==> flow/design.v <==
`timescale 1ns / 1ps
module bin2bcd(CLK,RESET,ENABLE,  BIN ,BCD_o);
parameter INPUT_SIZE = 32 ;  
parameter OUTPUT_SIZE = 10 ;  
parameter COUNT_SIZE = 6   ; 
integer k = 1 ;
output	reg	[OUTPUT_SIZE * 4 -1:0]  BCD_o =0 ;
input					CLK;
input		[INPUT_SIZE-1:0]	BIN;
input   				ENABLE;
input   				RESET;
	reg	[OUTPUT_SIZE * 4 -1:0]  BCD =0 ;
	reg	[COUNT_SIZE:0]		CNT = 0;
	reg	[3:0]			BCD_t = 0; 
	reg	[INPUT_SIZE-1:0]	BIN_INPUT=0;
function       [3:0]   CORRECT;
input   [3:0]   DECADE;
begin
	CORRECT = (DECADE >= 5)?(DECADE+3):(DECADE);
end
endfunction
always @ (posedge CLK or posedge RESET) begin
	if(RESET) begin 
		CNT = INPUT_SIZE+1;
		BCD = 0 ;
		BIN_INPUT = 0 ;
	end else begin 
		if(ENABLE) begin
			if(CNT == INPUT_SIZE + 1 ) begin
				BIN_INPUT = BIN;
				CNT = CNT -1;
			end else begin
				if (CNT == 0) begin
					BCD_o = BCD ;	
				end else begin
					for(k = 1 ; k <= OUTPUT_SIZE ; k = k + 1) begin
						BCD_t[0] = BCD[(k-1)* 4] ;
						BCD_t[1] = BCD[(k-1)* 4 + 1];
						BCD_t[2] = BCD[(k-1)* 4 + 2] ;
						BCD_t[3] = BCD[(k-1)* 4 + 3] ;
						BCD_t[3:0] = CORRECT(BCD_t[3:0]) ;
						BCD[(k-1)* 4]  = BCD_t[0];    				
                                        	BCD[(k-1)* 4 + 1] = BCD_t[1]	;
						BCD[(k-1)* 4 + 2] = BCD_t[2]	;
						BCD[(k-1)* 4 + 3] = BCD_t[3]	;
					end 
					CNT = CNT -1; 
					BCD = (BCD<<1); 
					BCD[0] = BIN_INPUT[INPUT_SIZE - 1]; 
					BIN_INPUT = BIN_INPUT<<1; 
				end
			end
		end
	end
end
endmodule
## Reports on bin2bcd

The steps from the RTL of bin2bcd to its reports follow in flow order.
Lines are those of the file above, counted from 1.
Operators: Yosys type, input widths -> output width; for muxes data width and select width s.
Library cell names are shortened.
Not given: n/a

| design | value |
|---|---|
| design top | bin2bcd |
| clock port | CLK |
| cell library | sky130hd |
| library corner | tt_025C_1v80 |

## Word level

Source: Yosys, flattened and elaborated, memories not mapped. Widths are those after wreduce. Registers that Yosys merges into a memory's read port (data or address) are not register bits. Print and check cells do not count. Equal cells are merged and count once.

| bit counts | value |
|---|---|
| output and inout port bits | 40 |
| input bits | 35 |
| bits in registers | 119 |
| elaborated cells | 48 |

| operators by class | value |
|---|---|
| order comparisons | 10 |
| bitwise gates (word level) | 3 |
| multiplexer cells | 14 |
| eq/ne operators | 2 |
| $add $sub $neg | 11 |
| reduce/logical cells | 4 |

Operator list:

| kind | number |
|---|---|
| $mux 32 | 2 |
| $ge 4x3->1 const B | 10 |
| $add 4x2->4 const B | 9 |
| $mux 4 | 9 |
| $mux 7 | 2 |
| $sub 7x1->7 const B | 1 |
| $eq 7x6->1 const B | 1 |
| $logic_not 7->1 | 1 |
| $reduce_and 4->1 | 1 |
| $not 1->1 | 3 |
| $add 3x2->3 const B | 1 |
| $reduce_and 3->1 | 1 |
| $mux 3 | 1 |
| $ne 2x2->1 const B | 1 |
| $reduce_and 2->1 | 1 |

## Depth

Depth = most cells in a row (Yosys ltp): at word level without a register or memory, in the mapped netlist without a sequential cell, where the memories' decode and read muxes count.

| logic depth | value |
|---|---|
| word-level depth | 3 |
| ABC_AREA | 0 |
| gate-level depth with buffers | 8 |
| gate-level depth less buffers | 6 |

## Netlist

Source: synth_stat.txt of the flow (Yosys; design flattened, memories mapped). It holds for the ABC_AREA given above (unset counts as 0); a run with the other value may have another netlist.

| mapped netlist | value |
|---|---|
| flip-flop cells | 119 |
| buffer cells | 23 |
| sequential part of the area | 3180.6 um2 |
| cell area after synthesis | 5408.9 um2 |
| cell count | 471 |

Cells by type:

| cell | number | area in all (um2) |
|---|---|---|
| dfrtp_1 | 77 | 1.93E+03 |
| edfxtp_1 | 40 | 1.2E+03 |
| o21ai_0 | 106 | 530.509 |
| mux2i_1 | 32 | 320.307 |
| ha_1 | 23 | 287.776 |
| nand2_1 | 43 | 161.405 |
| mux2_2 | 10 | 112.608 |
| xnor2_1 | 11 | 96.342 |
| a21oi_1 | 19 | 95.091 |
| inv_1 | 25 | 93.84 |
| o31ai_1 | 10 | 75.072 |
| nor3b_1 | 9 | 67.565 |
| nand2b_1 | 10 | 62.56 |
| dfstp_2 | 2 | 52.55 |
| nor2_1 | 14 | 52.55 |
| clkbuf_1 | 11 | 41.29 |
| xor2_1 | 4 | 35.034 |
| buf_4 | 4 | 30.029 |

Not listed: further types 12, cells in them 21.

## Worst setup path after synthesis

OpenSTA on the mapped netlist: ideal clock, no wires. The path of least setup slack (recovery checks aside). Input and output delay are each 20% of the period. Register names are those of the netlist, which keeps one name where synthesis merged equal registers.

| timing post-synthesis | value |
|---|---|
| kind | input to register |
| start | input RESET |
| end | register BCD_o[0] |
| path buffers | 0 |
| library setup time | 400 ps |
| slack | 871 ps |
| time at the first pin | 1056 ps |
| data required time | 4880 ps |
| delay of the path | 3353 ps |
| external input delay | 1056 ps |
| arrival time | 4009 ps |
| period | 5280 ps |
| stages on the path | 2 |
| synthesis period reached | 4409 ps |

"delay of the path" is the arrival time less input delay plus setup time.
"stages on the path": output pins that drive a net of the path, with the launching flip-flop's if there is one; two outputs of one cell count as two.
"synthesis period reached" is the clock period less the worst setup slack; recovery checks do not enter. This is arithmetic on one report: input and output delays are still those of the set period (20% each).
The rows between start and end are the longest chain of elaborated cells between them; the timing report does not say that the signal goes this way. Where chains are equally long, one stands for them.
A line is the first line of the expression or statement that the cell stems from. Yosys adds cells for indexed reads and writes and turns some case tables into memories.

| on the way, post-synthesis | value |
|---|---|
| cells stage by stage | inv_1 > and4_1 |
| cells in the longest elaborated chain | 2 |
| elaborated cells on any way between the ends | 2 |
| source lines of those cells | 0 |
| classes of those cells | logic: 1; reduce/logical: 1 |

Ends and longest elaborated chain, post-synthesis:

| what | RTL line | RTL |
|---|---|---|
| from (decl) | 11 | `input RESET;` |
| $not 1->1 | n/a |  |
| $reduce_and 4->1 | n/a |  |
| to (assign) | 34 | `BCD_o = BCD ;` |
| to (decl) | 7 | `output reg [OUTPUT_SIZE * 4 -1:0] BCD_o =0 ;` |

## Worst path after layout

Path of least setup slack in the final report of flow run A (OpenROAD, finished layout, wires in). Where an end is a register, its clock arrival counts in the times.
The path's times are printed in steps of 10 ps; the period is the one set.

| timing after layout | value |
|---|---|
| kind | register to register |
| start | register CNT[2] |
| end | register BCD[7] |
| library setup time | 130 ps |
| time at the first pin | 520 ps |
| data required time | 4350 ps |
| stages on the path | 6 |
| path buffers | 1 |
| slack | 1330 ps |
| period | 3960 ps |
| arrival time | 3020 ps |

The rows between start and end are the longest chain of elaborated cells between them; the timing report does not say that the signal goes this way. Where chains are equally long, one stands for them.
A register here has more assigning lines than the two given.

| on the way, after layout | value |
|---|---|
| cells stage by stage | dfrtp_1 > or3_1 > o41ai_4 > buf_4 > o31ai_1 > o21ai_0 |
| cells in the longest elaborated chain | 3 |
| elaborated cells on any way between the ends | 5 |
| source lines of those cells | 2 |
| classes of those cells | eq/ne: 1; logic: 2; reduce/logical: 2 |

Ends and longest elaborated chain, after layout:

| what | RTL line | RTL |
|---|---|---|
| from (decl) | 13 | `reg [COUNT_SIZE:0] CNT = 0;` |
| from (assign) | 24 | `CNT = INPUT_SIZE+1;` |
| from (assign) | 31 | `CNT = CNT -1;` |
| $logic_not 7->1 | 33 | `if (CNT == 0) begin` |
| $not 1->1 | n/a |  |
| $reduce_and 3->1 | n/a |  |
| to (assign) | 45 | `BCD[(k-1)* 4 + 3] = BCD_t[3] ;` |
| to (assign) | 48 | `BCD = (BCD<<1);` |
| to (decl) | 12 | `reg [OUTPUT_SIZE * 4 -1:0] BCD =0 ;` |

Add stored flow runs of bin2bcd

Stored flow runs of bin2bcd (2 of them; Yosys, OpenROAD, sky130hd). They differ in their settings and are not a sequence. Constraints: input delay and output delay 20% of the set period each, output load 0.01 pF.
"time used up by the worst setup path" = time allowed to the worst setup path (clock period - input delay - output delay, where it has them) - its slack; a late launch clock adds to it, a late capture clock takes from it.
"time used up by the worst setup path" is given in steps of 10 ps.

#### Flow run A

| setting | value |
|---|---|
| period_ns | `3.96` |
| CORE_UTILIZATION | `70` |
| PLACE_DENSITY_LB_ADDON | `0.03` |
| HOLD_SLACK_MARGIN | `0.15` |
| CORE_MARGIN | `2` |
| ABC_AREA | `0` |
| GPL_ROUTABILITY_DRIVEN | `1` |
| CTS_CLUSTER_SIZE | `38` |
| CTS_CLUSTER_DIAMETER | `347` |
| MIN_ROUTING_LAYER | `met1` |
| CAP_MARGIN | `20` |
| SLEW_MARGIN | `20` |

| result | value |
|---|---|
| setup slack of the critical path | 1330 ps |
| Yosys chip area after synthesis | 5408.9 um2 |
| worst hold slack after layout | 483 ps |
| utilization after routing | 0.895 |
| time used up by the worst setup path | 2630 ps |
| kind of the worst setup path | register to register |
| area of the die | 8446.5 um2 |
| standard-cell area after layout | 6805.3 um2 |

#### Flow run B

| setting | value |
|---|---|
| period_ns | `7.94` |
| CORE_UTILIZATION | `42` |
| SETUP_SLACK_MARGIN | `2.02` |
| PLACE_DENSITY | `0.59` |
| CELL_PAD_IN_SITES_GLOBAL_PLACEMENT | `1` |
| ABC_AREA | `1` |
| GPL_TIMING_DRIVEN | `0` |
| CTS_CLUSTER_SIZE | `24` |
| SLEW_MARGIN | `5` |
| MIN_ROUTING_LAYER | `met1` |
| MAX_ROUTING_LAYER | `met4` |
| CAP_MARGIN | `20` |
| CORE_MARGIN | `2` |

| result | value |
|---|---|
| utilization after routing | 0.55 |
| area of the die | 15296.7 um2 |
| setup slack of the critical path | 4632 ps |
| time used up by the worst setup path | 1720 ps |
| kind of the worst setup path | input to register |
| standard-cell area after layout | 7662.4 um2 |
| worst hold slack after layout | 470 ps |
| Yosys chip area after synthesis | 6015.8 um2 |
