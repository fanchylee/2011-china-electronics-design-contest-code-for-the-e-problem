==> flow/design.v <==
`timescale 1ns / 1ps
module keyboard(
col_o,
keycode_o ,
keytrig
, 
clk,
row_i
);
parameter UNI = 1'b0 ;
parameter THRESHOLD = 500 ;  
parameter TRIG_PULSE_LENGTH = 5 ;
parameter COUNT_SIZE = 20 ; 
output	reg	[3:0]	col_o = {UNI,UNI,UNI,~UNI};
output	reg	[3:0]	keycode_o ;
output	reg		keytrig = UNI ;
input	wire		clk ;
input	wire	[3:0]	row_i ;
	reg	[COUNT_SIZE-1:0]	counter_1 = 0 ;
	reg	[3:0]	curcol_row ; 
function 	[3:0] 	to_KEYCODE;
input		[7:0]	colrow ;
begin
	case(colrow[7:4])
	{UNI,UNI,UNI,~UNI} : begin
		case(colrow[3:0])
		{UNI,UNI,UNI,~UNI}:to_KEYCODE = 4'b0000 ;
		{UNI,UNI,~UNI,UNI}:to_KEYCODE = 4'b0001 ;
		{UNI,~UNI,UNI,UNI}:to_KEYCODE = 4'b0010 ;
		{~UNI,UNI,UNI,UNI}:to_KEYCODE = 4'b0011 ;
		default:to_KEYCODE = 4'bxxxx ;
		endcase
	end
	{UNI,UNI,~UNI,UNI} : begin
		case(colrow[3:0])
		{UNI,UNI,UNI,~UNI}:to_KEYCODE = 4'b0100 ;
		{UNI,UNI,~UNI,UNI}:to_KEYCODE = 4'b0101 ;
		{UNI,~UNI,UNI,UNI}:to_KEYCODE = 4'b0110 ;
		{~UNI,UNI,UNI,UNI}:to_KEYCODE = 4'b0111 ;
		default:to_KEYCODE = 4'bxxxx ;
		endcase
	end
	{UNI,~UNI,UNI,UNI} : begin
		case(colrow[3:0])
		{UNI,UNI,UNI,~UNI}:to_KEYCODE = 4'b1000 ;
		{UNI,UNI,~UNI,UNI}:to_KEYCODE = 4'b1001 ;
		{UNI,~UNI,UNI,UNI}:to_KEYCODE = 4'b1010 ;
		{~UNI,UNI,UNI,UNI}:to_KEYCODE = 4'b1011 ;
		default:to_KEYCODE = 4'bxxxx ;
		endcase
	end
	{~UNI,UNI,UNI,UNI} : begin
		case(colrow[3:0])
		{UNI,UNI,UNI,~UNI}:to_KEYCODE = 4'b1100 ;
		{UNI,UNI,~UNI,UNI}:to_KEYCODE = 4'b1101 ;
		{UNI,~UNI,UNI,UNI}:to_KEYCODE = 4'b1110 ;
		{~UNI,UNI,UNI,UNI}:to_KEYCODE = 4'b1111 ;
		default:to_KEYCODE = 4'bxxxx ;
		endcase
	end
	default:to_KEYCODE = 4'bxxxx ;
	endcase
end
endfunction
always @(posedge clk) begin
	case(col_o)
	{UNI,UNI,UNI,~UNI} : col_o <= (col_o<<1) | {3'b000,UNI};	
	{UNI,UNI,~UNI,UNI} : col_o <= (col_o<<1) | {3'b000,UNI};	
	{UNI,~UNI,UNI,UNI} : col_o <= (col_o<<1) | {3'b000,UNI};	
	default: col_o <= {UNI,UNI,UNI,~UNI}  ;
	endcase
	if(row_i[0] == ~UNI) begin
		curcol_row <= col_o ;
		counter_1 <= counter_1 + 1 ;
		keycode_o <= to_KEYCODE({curcol_row[3:0],{UNI,UNI,UNI,~UNI}}) ;
		case(counter_1)	 
		(THRESHOLD + TRIG_PULSE_LENGTH): begin
			keytrig <= UNI ;
		end 
		THRESHOLD: begin
			keytrig <= ~UNI ;	
		end
		default: begin
			keytrig <= keytrig ;
		end
		endcase
	end else 
		if(row_i[1] == ~UNI) begin
			curcol_row <= col_o ;
			counter_1 <= counter_1 + 1 ;
			keycode_o <= to_KEYCODE({curcol_row[3:0],{UNI,UNI,~UNI,UNI}}) ;
			case(counter_1)	 
			(THRESHOLD + TRIG_PULSE_LENGTH): begin
				keytrig <= UNI ;
			end 
			THRESHOLD: begin
				keytrig <= ~UNI ;	
			end
			default: begin
				keytrig <= keytrig ;
			end
			endcase
		end else
			if(row_i[2] == ~UNI) begin
				curcol_row <= col_o ;
				counter_1 <= counter_1 + 1 ;
				keycode_o <= to_KEYCODE({curcol_row[3:0],{UNI,~UNI,UNI,UNI}}) ;
				case(counter_1)	 
				(THRESHOLD + TRIG_PULSE_LENGTH): begin
					keytrig <= UNI ;
				end 
				THRESHOLD: begin
					keytrig <= ~UNI ;	
				end
				default: begin
					keytrig <= keytrig ;
				end
				endcase
			end else 
				if(row_i[3] == ~UNI) begin
					curcol_row <= col_o ;
					counter_1 <= counter_1 + 1 ;
					keycode_o <= to_KEYCODE({curcol_row[3:0],{~UNI,UNI,UNI,UNI}}) ;
					case(counter_1)	 
					(THRESHOLD + TRIG_PULSE_LENGTH): begin
						keytrig <= UNI ;
					end 
					THRESHOLD: begin
						keytrig <= ~UNI ;	
					end
					default: begin
						keytrig <= keytrig ;
					end
					endcase
				end else begin
					if(col_o == curcol_row)begin
						counter_1 <= 0 ;
						keytrig <= UNI ;
						keycode_o <= 4'bxxxx ;
					end
				end
end
endmodule
# ---- From RTL to reports: keyboard
# What the tools print for keyboard, step after step.
# Line numbers count from 1 in the design file above.
# Operators carry their Yosys type and port widths (W data, S select, Z words).
# Library cell names are shortened.
# Not given: -
dict set report setup {
  top {keyboard}
  clk_port {clk}
  library {sky130hd}
  pvt_corner {tt_025C_1v80}
}

# ---- Elaborated design
# Source: Yosys, flattened and elaborated, memories not mapped. Widths are those after wreduce. Registers that Yosys merges into a memory's read port (data or address) are not register bits. Print and check cells do not count. Equal cells are merged and count once.
dict set report bits {
  mem_bits_rw 0
  wordCells 44
  clocked_rd_ports_x_width 0
  mem_bits_ro 0
  regBits 33
  latchBits 0
  n_memories 0
  in_bits 5
}
dict set report op_classes {
  n_shift 0
  muxes 24
  reduce_logical 3
  compare 0
  logic 0
  eq_ne 10
  n_div 0
  n_mul 0
  n_addsub 1
}
# operator n
set op_table {}
lappend op_table {{$mux W20} 5}
lappend op_table {{$pmux W4 S4} 4}
lappend op_table {{$eq A20 B9 Y1 const B} 2}
lappend op_table {{$mux W4} 8}
lappend op_table {{$add A20 B1 Y20 const B} 1}
lappend op_table {{$eq A4 B1 Y1 const B} 2}
lappend op_table {{$eq A4 B2 Y1 const B} 2}
lappend op_table {{$eq A4 B3 Y1 const B} 2}
lappend op_table {{$mux W1} 6}
lappend op_table {{$reduce_bool A5 Y1} 1}
lappend op_table {{$eq A4 B4 Y1} 1}
lappend op_table {{$eq A4 B4 Y1 const B} 1}
lappend op_table {{$reduce_bool A4 Y1} 1}
lappend op_table {{$reduce_or A3 Y1} 1}
lappend op_table {{$pmux W1 S2} 1}

# ---- Logic depth
# Yosys ltp: most cells in a row. Word level: on the elaborated netlist, between registers, memories and ports. Mapped: between sequential cells and ports; inverters and the memories' decode and read muxes count.
dict set report logic_depth {
  ltp_word 6
  ABC_AREA 0
  mapped_depth 6
  ltp_nobuf 5
}

# ---- Mapped cells and area
# The flow's flattened synthesis, as Yosys stat reports it; memories are mapped. The netlist is that of the ABC_AREA named above (0 if unset); the other value can give another one.
dict set report synth_totals {
  cell_count 148
  ff_cells 33
  yosys_area_um2 1667.8
  buf_cells 4
}
# type n area_total_um2
set by_type {}
lappend by_type {edfxtp_1 29 870.835}
lappend by_type {xor2_1 12 105.101}
lappend by_type {dfxtp_1 4 80.077}
lappend by_type {nor2_1 16 60.058}
lappend by_type {xnor2_1 6 52.55}
lappend by_type {nand2_1 13 48.797}
lappend by_type {a21oi_1 9 45.043}
lappend by_type {ha_1 3 37.536}
lappend by_type {nor4_1 6 37.536}
lappend by_type {nand4_1 5 31.28}
lappend by_type {nor4b_1 3 26.275}
lappend by_type {nand3_1 5 25.024}
lappend by_type {o31ai_1 3 22.522}
lappend by_type {nor3_1 4 20.019}
lappend by_type {o21ai_0 4 20.019}
lappend by_type {a31o_2 2 17.517}
lappend by_type {and4_1 2 17.517}
lappend by_type {nand3_4 1 17.517}
# Not listed: further types 13, cells in them 21.

# ---- Timing after synthesis
# Source: OpenSTA report_checks on the synthesized netlist (no wires, ideal clock, input and output delay 20% of the period each), path of least setup slack; recovery checks are left aside. Register names are those of the netlist, which keeps one name where synthesis merged equal registers.
dict set report synth_timing {
  path_type {reg-to-reg}
  from {register curcol_row[2]}
  to {register counter_1[0]}
  stages 3
  t_arrival_ns 3.321
  setup_slack_ns -0.189
  t_required_ns 3.132
  setup_time_ns 0.478
  launch_ns 0.000
  delay_ns 3.799
  tclk_ns 3.61
  synth_period_reached_ns 3.799
}
# "delay_ns" is the arrival time less input delay plus setup time.
# "stages": output pins that drive a net of the path, with the launching flip-flop's if there is one; two outputs of one cell count as two.
# "synth_period_reached_ns" is the clock period less the worst setup slack; recovery checks do not enter. This is arithmetic on one report: input and output delays are still those of the set period (20% each).
# The rows between start and end are the longest chain of elaborated cells between them; the timing report does not say that the signal goes this way. Where chains are equally long, one stands for them.
# A line is the first line of the expression or statement that the cell stems from. Yosys adds cells for indexed reads and writes and turns some case tables into memories.
# At most two assigning lines are given for a register; there are more.
# The path ends at the enable pin of a flip-flop; only ways to that pin are counted.
dict set report synth_between {
  path_cell_list {edfxtp_1 xor2_1 o41ai_1}
  elab_chain_cells 2
}
# item line_no
set synth_lines {}
lappend synth_lines {{start, declared} 20} ;# reg [3:0] curcol_row ;
lappend synth_lines {{start, assigned} 73} ;# curcol_row <= col_o ;
lappend synth_lines {{start, assigned} 89} ;# curcol_row <= col_o ;
lappend synth_lines {{$eq A4 B4 Y1} 136} ;# if(col_o == curcol_row)begin
lappend synth_lines {{$reduce_bool A5 Y1} -}
lappend synth_lines {{end, assigned} 106} ;# counter_1 <= counter_1 + 1 ;
lappend synth_lines {{end, assigned} 122} ;# counter_1 <= counter_1 + 1 ;
lappend synth_lines {{end, declared} 19} ;# reg [COUNT_SIZE-1:0] counter_1 = 0 ;

# ---- Worst path after layout
# Path of least setup slack in the final report of stored run 1 (OpenROAD, finished layout, wires in). Where an end is a register, its clock arrival counts in the times.
dict set report layout_timing {
  path_type {input-to-reg}
  from {input port row_i[1]}
  to {register keytrig}
  setup_slack_ns 0.98
  t_arrival_ns 3.57
  setup_time_ns 0.22
  stages 8
  tclk_ns 4.44
  input_delay_ns 0.89
  t_required_ns 4.55
  launch_ns 0.89
}
# The rows between start and end are the longest chain of elaborated cells between them; the timing report does not say that the signal goes this way. Where chains are equally long, one stands for them.
# At most two assigning lines are given for a register; there are more.
# The path ends at the enable pin of a flip-flop; only ways to that pin are counted.
dict set report layout_between {
  path_cell_list {clkdlybuf4s50_1 nor4_1 clkbuf_1 clkbuf_1 o41ai_2 buf_4 buf_2 buf_4}
  elab_chain_cells 1
}
# item line_no
set layout_lines {}
lappend layout_lines {{start, declared} 18} ;# input wire [3:0] row_i ;
lappend layout_lines {{$reduce_bool A5 Y1} -}
lappend layout_lines {{end, assigned} 81} ;# keytrig <= ~UNI ;
lappend layout_lines {{end, assigned} 84} ;# keytrig <= keytrig ;
lappend layout_lines {{end, declared} 16} ;# output reg keytrig = UNI ;

# Record of 2 stored runs of the RTL-to-layout flow on keyboard, platform sky130hd. The runs are unordered. Constraints: input delay and output delay 20% of the set period each, output load 0.01 pF.
run="stored run 1" settings period_ns=4.44 CORE_UTILIZATION=47 SETUP_SLACK_MARGIN=0.61 PLACE_DENSITY_LB_ADDON=0.13 CORE_ASPECT_RATIO=1.0 CORE_MARGIN=10 GPL_TIMING_DRIVEN=0 CAP_MARGIN=20 SLEW_MARGIN=20
run="stored run 1" results total_die_area_um2=6331.4 finish.utilization_pct=57.3 synth_area_um2=1667.8 fin_tns_ns=0.000 cell_area_final_um2=1943.1 final_setup_ws_ns=0.983 ws_hold_ns=0.572
run="stored run 2" settings period_ns=4.48 SETUP_SLACK_MARGIN=1.09 CAP_MARGIN=20 CORE_MARGIN=2 CORE_UTILIZATION=40 SLEW_MARGIN=20
run="stored run 2" results total_die_area_um2=4701.8 finish.utilization_pct=50.0 synth_area_um2=1667.8 fin_tns_ns=0.000 cell_area_final_um2=1999.4 final_setup_ws_ns=1.583 ws_hold_ns=0.572
